==> flow/design.v <==
module GameOfLife (
    init_board,
    start,
    clk,
    game_board,
    game_board_initialized
);
parameter ROW = 4;
parameter COL = 6;
input [ROW*COL-1:0] init_board;
input clk, start;
output reg [ROW*COL-1:0] game_board;
output reg game_board_initialized;
initial begin
    game_board_initialized = 0;
    game_board = {ROW*COL{1'b0}};
end
reg [ROW*COL-1:0] middleware_board;
integer i, j, index;
reg [3:0] alive_neighbours_count;
reg basis_of_living, cons_of_being_alive;
always @(posedge clk) begin
    if (start) begin
        if (~game_board_initialized) begin
            middleware_board = init_board;
            game_board = init_board;
            game_board_initialized = 1;
        end else begin
            for (i = 0; i < ROW*COL; i = i + 1) begin
                alive_neighbours_count = alive_neighbors(index2row(i), index2col(i));
                basis_of_living = alive_neighbours_count == 3;
                cons_of_being_alive = game_board[i] && alive_neighbours_count == 2;
                middleware_board[i] = basis_of_living || cons_of_being_alive;
            end
            game_board = middleware_board;
        end
    end else begin
        game_board_initialized = 0;
    end
end
function [3:0] alive_neighbors;
    input [$clog2(ROW)-1:0] row;
    input [$clog2(COL)-1:0] col;
    reg [$clog2(ROW)-1:0] row_back;
    reg [$clog2(ROW)-1:0] row_forward;
    reg [$clog2(COL)-1:0] col_back;
    reg [$clog2(COL)-1:0] col_forward; begin
        row_back = row == 0 ? ROW - 1 : row - 1;
        row_forward = row == ROW-1 ? 0 : row + 1;
        col_back = col == 0 ? COL-1 : col - 1;
        col_forward = col == COL-1 ? 0 : col + 1;
        alive_neighbors = 0;
        alive_neighbors = alive_neighbors + game_board[point2index(row_back, col_back)];
        alive_neighbors = alive_neighbors + game_board[point2index(row_back, col)];
        alive_neighbors = alive_neighbors + game_board[point2index(row_back, col_forward)];
        alive_neighbors = alive_neighbors + game_board[point2index(row, col_back)];
        alive_neighbors = alive_neighbors + game_board[point2index(row, col_forward)];
        alive_neighbors = alive_neighbors + game_board[point2index(row_forward, col_back)];
        alive_neighbors = alive_neighbors + game_board[point2index(row_forward, col)];
        alive_neighbors = alive_neighbors + game_board[point2index(row_forward, col_forward)];
    end   
endfunction
function [$clog2(ROW)-1:0] index2row;
    input [$clog2(COL*ROW)-1:0] index; begin
        index2row = index / COL;
    end
endfunction
function [$clog2(COL)-1:0] index2col;
    input [$clog2(COL*ROW)-1:0] index; begin
        index2col = index % COL;
    end
endfunction
function [$clog2(COL*ROW)-1:0] point2index;
    input [$clog2(ROW)-1:0] row;
    input [$clog2(COL)-1:0] col; begin
        point2index = (row*COL + col);
    end
endfunction
endmodule
module GameOfLifeInterface (
    run,
    write_read_not, 
    serial_in, 
    clk,
    serial_out
);
parameter ROW = 6;
parameter COL = 6;
input run, write_read_not, serial_in, clk;
output reg serial_out;
reg [ROW*COL-1:0] game_board_initial;
wire [ROW*COL-1:0] game_board;
reg [3:1] read_write_state;  
reg game_start;
GameOfLife game(
    .init_board(game_board_initial),
    .start(game_start),
    .clk(clk),
    .game_board(game_board)
);
defparam game.ROW = ROW;
defparam game.COL = COL;
integer write_index;
integer read_index;
reg [ROW*COL-1:0] temp_game_board;
initial begin
    temp_game_board = {ROW*COL{1'b0}};
    write_index = ROW*COL-1;
    read_index = 0;
    read_write_state = 3'b001;
    game_start = 0;
end
always @(posedge clk) begin
    if (~run) begin
        game_start = 0;
        if (read_write_state[1] || (read_write_state[2] && ~write_read_not) || (read_write_state[3] && write_read_not)) begin
            if (read_write_state[1]) begin
                temp_game_board = game_board;
            end
            write_index = ROW*COL-1;
            read_index = 0;
            read_write_state[1] = 0;
            read_write_state[2] = write_read_not;
            read_write_state[3] = ~write_read_not;
        end
        if (read_write_state[2]) begin
            temp_game_board = temp_game_board >> 1;
            temp_game_board[ROW*COL-1] = serial_in;
        end else begin
            serial_out = temp_game_board[0];
            temp_game_board = temp_game_board >> 1;
        end
    end else begin
        game_board_initial = temp_game_board;
        read_write_state = 3'b001;
        game_start = 1;
    end
end
endmodule
# Step by step through the tools: GameOfLifeInterface
# Tool output for the design above, in the order of the flow.
# Lines are those of the file above, counted from 1.
# Library cell names are shortened.
# The mark -- stands for no value.
dict set report inputs {
  top_module {GameOfLifeInterface}
  clock_port {clk}
  library {sky130hd}
  corner {tt_025C_1v80}
}

# Word level
# Source: Yosys, flattened and elaborated, memories not mapped. Widths are those after wreduce. Registers that Yosys merges into a memory's read port (data or address) are not register bits. Print and check cells do not count. Equal cells are merged and count once.
dict set report bits {
  regBits 114
  input_bits 4
  out_inout_bits 1
  wordCells 419
}
dict set report classes {
  add_sub_neg 252
  eq_ne 72
  n_mux 6
  n_logic 3
  n_reduce_logical 77
}
# cell n
set op_table {}
lappend op_table {{4-bit by 1-bit adder with 4-bit output} 216}
lappend op_table {{4-bit by 2-bit == test with 1-bit output with constant B} 72}
lappend op_table {{36-bit two-way mux} 3}
lappend op_table {{1-bit by 1-bit adder with 2-bit output} 36}
lappend op_table {{1-bit logical AND} 38}
lappend op_table {{1-bit logical OR} 38}
lappend op_table {{1-bit inverter} 3}
lappend op_table {{1-bit two-way mux} 3}
lappend op_table {{2-bit AND reduction} 1}

# Longest topological paths
# Longest topological path by Yosys (ltp), each cell counted once; first at word level (registers and memories cut), then after technology mapping (sequential cells cut; the memories' decode and read muxes count).
dict set report depth {
  depth_word 11
  abc_area 0
  mapped_depth 11
  ltp_nobuf 11
}

# Mapped cells and area
# The flow's flattened synthesis, as Yosys stat reports it; memories are mapped. The netlist is that of the ABC_AREA named above (0 if unset); the other value can give another one.
# type n
set by_type {}
lappend by_type {edfxtp_1 109}
lappend by_type {fa_1 144}
lappend by_type {ha_1 108}
lappend by_type {inv_1 258}
lappend by_type {mux2_2 36}
lappend by_type {o41ai_1 31}
lappend by_type {nand2_1 47}
lappend by_type {nor2_1 47}
lappend by_type {mux2i_1 17}
lappend by_type {a211oi_1 17}
lappend by_type {nor2b_1 17}
lappend by_type {dfxtp_1 5}
lappend by_type {a31oi_1 12}
lappend by_type {a21oi_1 9}
lappend by_type {a211o_1 5}
lappend by_type {o32ai_1 3}
lappend by_type {buf_2 5}
lappend by_type {clkbuf_1 6}
# Not listed: further types 7, cells in them 12.
dict set report synth_totals {
  cell_count 888
  synth_area_mm2 0.0103337
  ffs 114
  buffers 12
}
# The figures by module come from a second, unflattened synthesis with its own total; it is not the netlist above.
dict set report unflattened {
  hier_cells 860
  hier_area_mm2 0.0102561
}
# Rows give one instance, submodules left out.
# mod n_inst n_cells area_mm2
set by_module {}
lappend by_module {GameOfLife 1 736 0.0074972}
lappend by_module {GameOfLifeInterface 1 124 0.0027589}

# Timing after synthesis
# Source: OpenSTA report_checks on the synthesized netlist (no wires, ideal clock, input and output delay 20% of the period each), path of least setup slack; recovery checks are left aside. Register names are those of the netlist, which keeps one name where synthesis merged equal registers.
dict set report synth_timing {
  path_kind {register -> register}
  start {register game.game_board[25]}
  end {register game.game_board[32]}
  period_ps 3720
  setup_ps 176
  launch_ps 0
  t_arrival_ps 3357
  required_time_ps 3544
  slack_ps 187
  delay_ps 3533
  stages 11
  synth_period_reached_ps 3533
}
# "delay_ps" is the arrival time less input delay plus setup time.
# "stages" counts driving pins, that of a launching flip-flop among them; a cell with two outputs on the path counts twice.
# "synth_period_reached_ps" = period - worst setup slack (recovery checks aside). The figure is calculated, with input and output delays left at 20% of the set period.
# The rows between start and end are the longest chain of elaborated cells between them; the timing report does not say that the signal goes this way. Where chains are equally long, one stands for them.
# Each line given opens the expression or statement behind the cell; cells for indexed reads and writes are added by Yosys, which also makes memories of some case tables.
dict set report synth_via {
  path_cell_list {edfxtp_1 ha_1 inv_1 fa_1 fa_1 inv_1 fa_1 inv_1 fa_1 a211o_1 o32ai_1}
  elab_chain_len 11
  cells_between 12
  cone_lines 11
  classes_between {add/sub: 7; eq/ne: 2; mux: 1; reduce/logical: 2}
}
# element line_no
set synth_lines {}
lappend synth_lines {{start: declaration} 12} ;# output reg [ROW*COL-1:0] game_board;
lappend synth_lines {{start: assignment} 26} ;# game_board = init_board;
lappend synth_lines {{start: assignment} 35} ;# game_board = middleware_board;
lappend synth_lines {{1-bit by 1-bit adder with 2-bit output} 54} ;# alive_neighbors = alive_neighbors + game_board[point2index(row_back, col)];
lappend synth_lines {{4-bit by 1-bit adder with 4-bit output} 55} ;# alive_neighbors = alive_neighbors + game_board[point2index(row_back, col_forward)];
lappend synth_lines {{4-bit by 1-bit adder with 4-bit output} 56} ;# alive_neighbors = alive_neighbors + game_board[point2index(row, col_back)];
lappend synth_lines {{4-bit by 1-bit adder with 4-bit output} 57} ;# alive_neighbors = alive_neighbors + game_board[point2index(row, col_forward)];
lappend synth_lines {{4-bit by 1-bit adder with 4-bit output} 58} ;# alive_neighbors = alive_neighbors + game_board[point2index(row_forward, col_back)];
lappend synth_lines {{4-bit by 1-bit adder with 4-bit output} 59} ;# alive_neighbors = alive_neighbors + game_board[point2index(row_forward, col)];
lappend synth_lines {{4-bit by 1-bit adder with 4-bit output} 60} ;# alive_neighbors = alive_neighbors + game_board[point2index(row_forward, col_forward)];
lappend synth_lines {{4-bit by 2-bit == test with 1-bit output} 32} ;# cons_of_being_alive = game_board[i] && alive_neighbours_count == 2;
lappend synth_lines {{1-bit logical AND} 32}
lappend synth_lines {{1-bit logical OR} 33} ;# middleware_board[i] = basis_of_living || cons_of_being_alive;
lappend synth_lines {{36-bit two-way mux} 24} ;# if (~game_board_initialized) begin
lappend synth_lines {{end: assignment} 26}
lappend synth_lines {{end: assignment} 35}
lappend synth_lines {{end: declaration} 12}

# Timing after layout
# Path of least setup slack in the final report of run 1 (OpenROAD, finished layout, wires in). Where an end is a register, its clock arrival counts in the times.
# The path's times are printed in steps of 10 ps; the period is the one set.
dict set report layout_timing {
  path_kind {register -> register}
  start {register game.game_board[4]}
  end {register game.game_board[10]}
  period_ps 4090
  setup_ps 200
  launch_ps 430
  t_arrival_ps 3980
  required_time_ps 4310
  slack_ps 340
  stages 10
}
# The rows between start and end are the longest chain of elaborated cells between them; the timing report does not say that the signal goes this way. Where chains are equally long, one stands for them.
dict set report layout_via {
  path_cell_list {edfxtp_1 ha_1 inv_1 fa_1 fa_1 inv_1 fa_1 inv_1 fa_1 o41ai_1}
  elab_chain_len 11
  cells_between 12
  cone_lines 11
  classes_between {add/sub: 7; eq/ne: 2; mux: 1; reduce/logical: 2}
}
# element line_no
set layout_lines {}
lappend layout_lines {{start: declaration} 12} ;# output reg [ROW*COL-1:0] game_board;
lappend layout_lines {{start: assignment} 26} ;# game_board = init_board;
lappend layout_lines {{start: assignment} 35} ;# game_board = middleware_board;
lappend layout_lines {{1-bit by 1-bit adder with 2-bit output} 54} ;# alive_neighbors = alive_neighbors + game_board[point2index(row_back, col)];
lappend layout_lines {{4-bit by 1-bit adder with 4-bit output} 55} ;# alive_neighbors = alive_neighbors + game_board[point2index(row_back, col_forward)];
lappend layout_lines {{4-bit by 1-bit adder with 4-bit output} 56} ;# alive_neighbors = alive_neighbors + game_board[point2index(row, col_back)];
lappend layout_lines {{4-bit by 1-bit adder with 4-bit output} 57} ;# alive_neighbors = alive_neighbors + game_board[point2index(row, col_forward)];
lappend layout_lines {{4-bit by 1-bit adder with 4-bit output} 58} ;# alive_neighbors = alive_neighbors + game_board[point2index(row_forward, col_back)];
lappend layout_lines {{4-bit by 1-bit adder with 4-bit output} 59} ;# alive_neighbors = alive_neighbors + game_board[point2index(row_forward, col)];
lappend layout_lines {{4-bit by 1-bit adder with 4-bit output} 60} ;# alive_neighbors = alive_neighbors + game_board[point2index(row_forward, col_forward)];
lappend layout_lines {{4-bit by 2-bit == test with 1-bit output} 32} ;# cons_of_being_alive = game_board[i] && alive_neighbours_count == 2;
lappend layout_lines {{1-bit logical AND} 32}
lappend layout_lines {{1-bit logical OR} 33} ;# middleware_board[i] = basis_of_living || cons_of_being_alive;
lappend layout_lines {{36-bit two-way mux} 24} ;# if (~game_board_initialized) begin
lappend layout_lines {{end: assignment} 26}
lappend layout_lines {{end: assignment} 35}
lappend layout_lines {{end: declaration} 12}

Hand-over note for GameOfLifeInterface

Design GameOfLifeInterface on sky130hd. What follows are 2 stored runs of the flow, each under its own settings; their order means nothing. The constraints put input and output delay at 20% of the set period each and load the outputs with 0.01 pF.
"achieved_period_ps": clock period set for the run, less the worst setup slack. It is reckoned from that one timing run; input and output delays stay at 20% of the period that was set.
"worst_path_allowed_less_slack_ps" means the part of the period allowed to the worst setup path (the constraints hold back 20% at inputs and 20% at outputs) less its slack; where the path has registers, the arrival times of their clocks count too.
"worst_path_allowed_less_slack_ps" is known to 10 ps.

[flow] run 1: files
==> flow/run.sh <==
#!/bin/bash
# the make line also repeats the synthesis and layout settings of config.mk as NAME=value (left out here)
make -C /OpenROAD-flow-scripts/flow DESIGN_CONFIG=/design/flow/config.mk WORK_HOME=/design/flow/orfs CLKGATE_MAP_FILE= finish
==> flow/config.mk <==
export PLATFORM = sky130hd
export DESIGN_NAME = GameOfLifeInterface
export DESIGN_NICKNAME = GameOfLifeInterface
export VERILOG_FILES = /design/flow/design.v
export SDC_FILE = /design/flow/constraint.sdc
export NUM_CORES = 4
export LEC_CHECK = 0
export CAP_MARGIN = 20
export CORE_MARGIN = 2
export CORE_UTILIZATION = 54
export SLEW_MARGIN = 20
==> flow/constraint.sdc <==
create_clock -name core_clock -period 4.09 [get_ports {clk}]
set_input_delay 0.8180 -clock core_clock [delete_from_list [all_inputs] [get_ports {clk}]]
set_output_delay 0.8180 -clock core_clock [all_outputs]
set_load 0.01 [all_outputs]

[flow] run 1: metrics
[metrics] achieved_period_ps = 3753
[metrics] ws_setup_ps = 337
[metrics] ys_area_mm2 = 0.0103337
[metrics] final_stdcell_area_mm2 = 0.0113384
[metrics] die_footprint_mm2 = 0.0202593
[metrics] worst_path_allowed_less_slack_ps = 3750
[metrics] critical_path_type = register -> register

[flow] run 2: files
==> flow/run.sh <==
#!/bin/bash
# the make line also repeats the synthesis and layout settings of config.mk as NAME=value (left out here)
make -C /OpenROAD-flow-scripts/flow DESIGN_CONFIG=/design/flow/config.mk WORK_HOME=/design/flow/orfs CLKGATE_MAP_FILE= finish
==> flow/config.mk <==
export PLATFORM = sky130hd
export DESIGN_NAME = GameOfLifeInterface
export DESIGN_NICKNAME = GameOfLifeInterface
export VERILOG_FILES = /design/flow/design.v
export SDC_FILE = /design/flow/constraint.sdc
export NUM_CORES = 4
export LEC_CHECK = 0
export ABC_AREA = 1
export CAP_MARGIN = 0
export CORE_ASPECT_RATIO = 0.75
export CORE_MARGIN = 2
export CORE_UTILIZATION = 70
export CTS_CLUSTER_DIAMETER = 347
export CTS_CLUSTER_SIZE = 90
export HOLD_SLACK_MARGIN = -0.06
export MIN_ROUTING_LAYER = met1
export SETUP_SLACK_MARGIN = 0.86
export SLEW_MARGIN = 15
==> flow/constraint.sdc <==
create_clock -name core_clock -period 3.26 [get_ports {clk}]
set_input_delay 0.6520 -clock core_clock [delete_from_list [all_inputs] [get_ports {clk}]]
set_output_delay 0.6520 -clock core_clock [all_outputs]
set_load 0.01 [all_outputs]

[flow] run 2: metrics
[metrics] achieved_period_ps = 3359
[metrics] ws_setup_ps = -99
[metrics] ys_area_mm2 = 0.0108929
[metrics] final_stdcell_area_mm2 = 0.0131439
[metrics] die_footprint_mm2 = 0.0165855
[metrics] worst_path_allowed_less_slack_ps = 3360
[metrics] critical_path_type = register -> register

End of note.
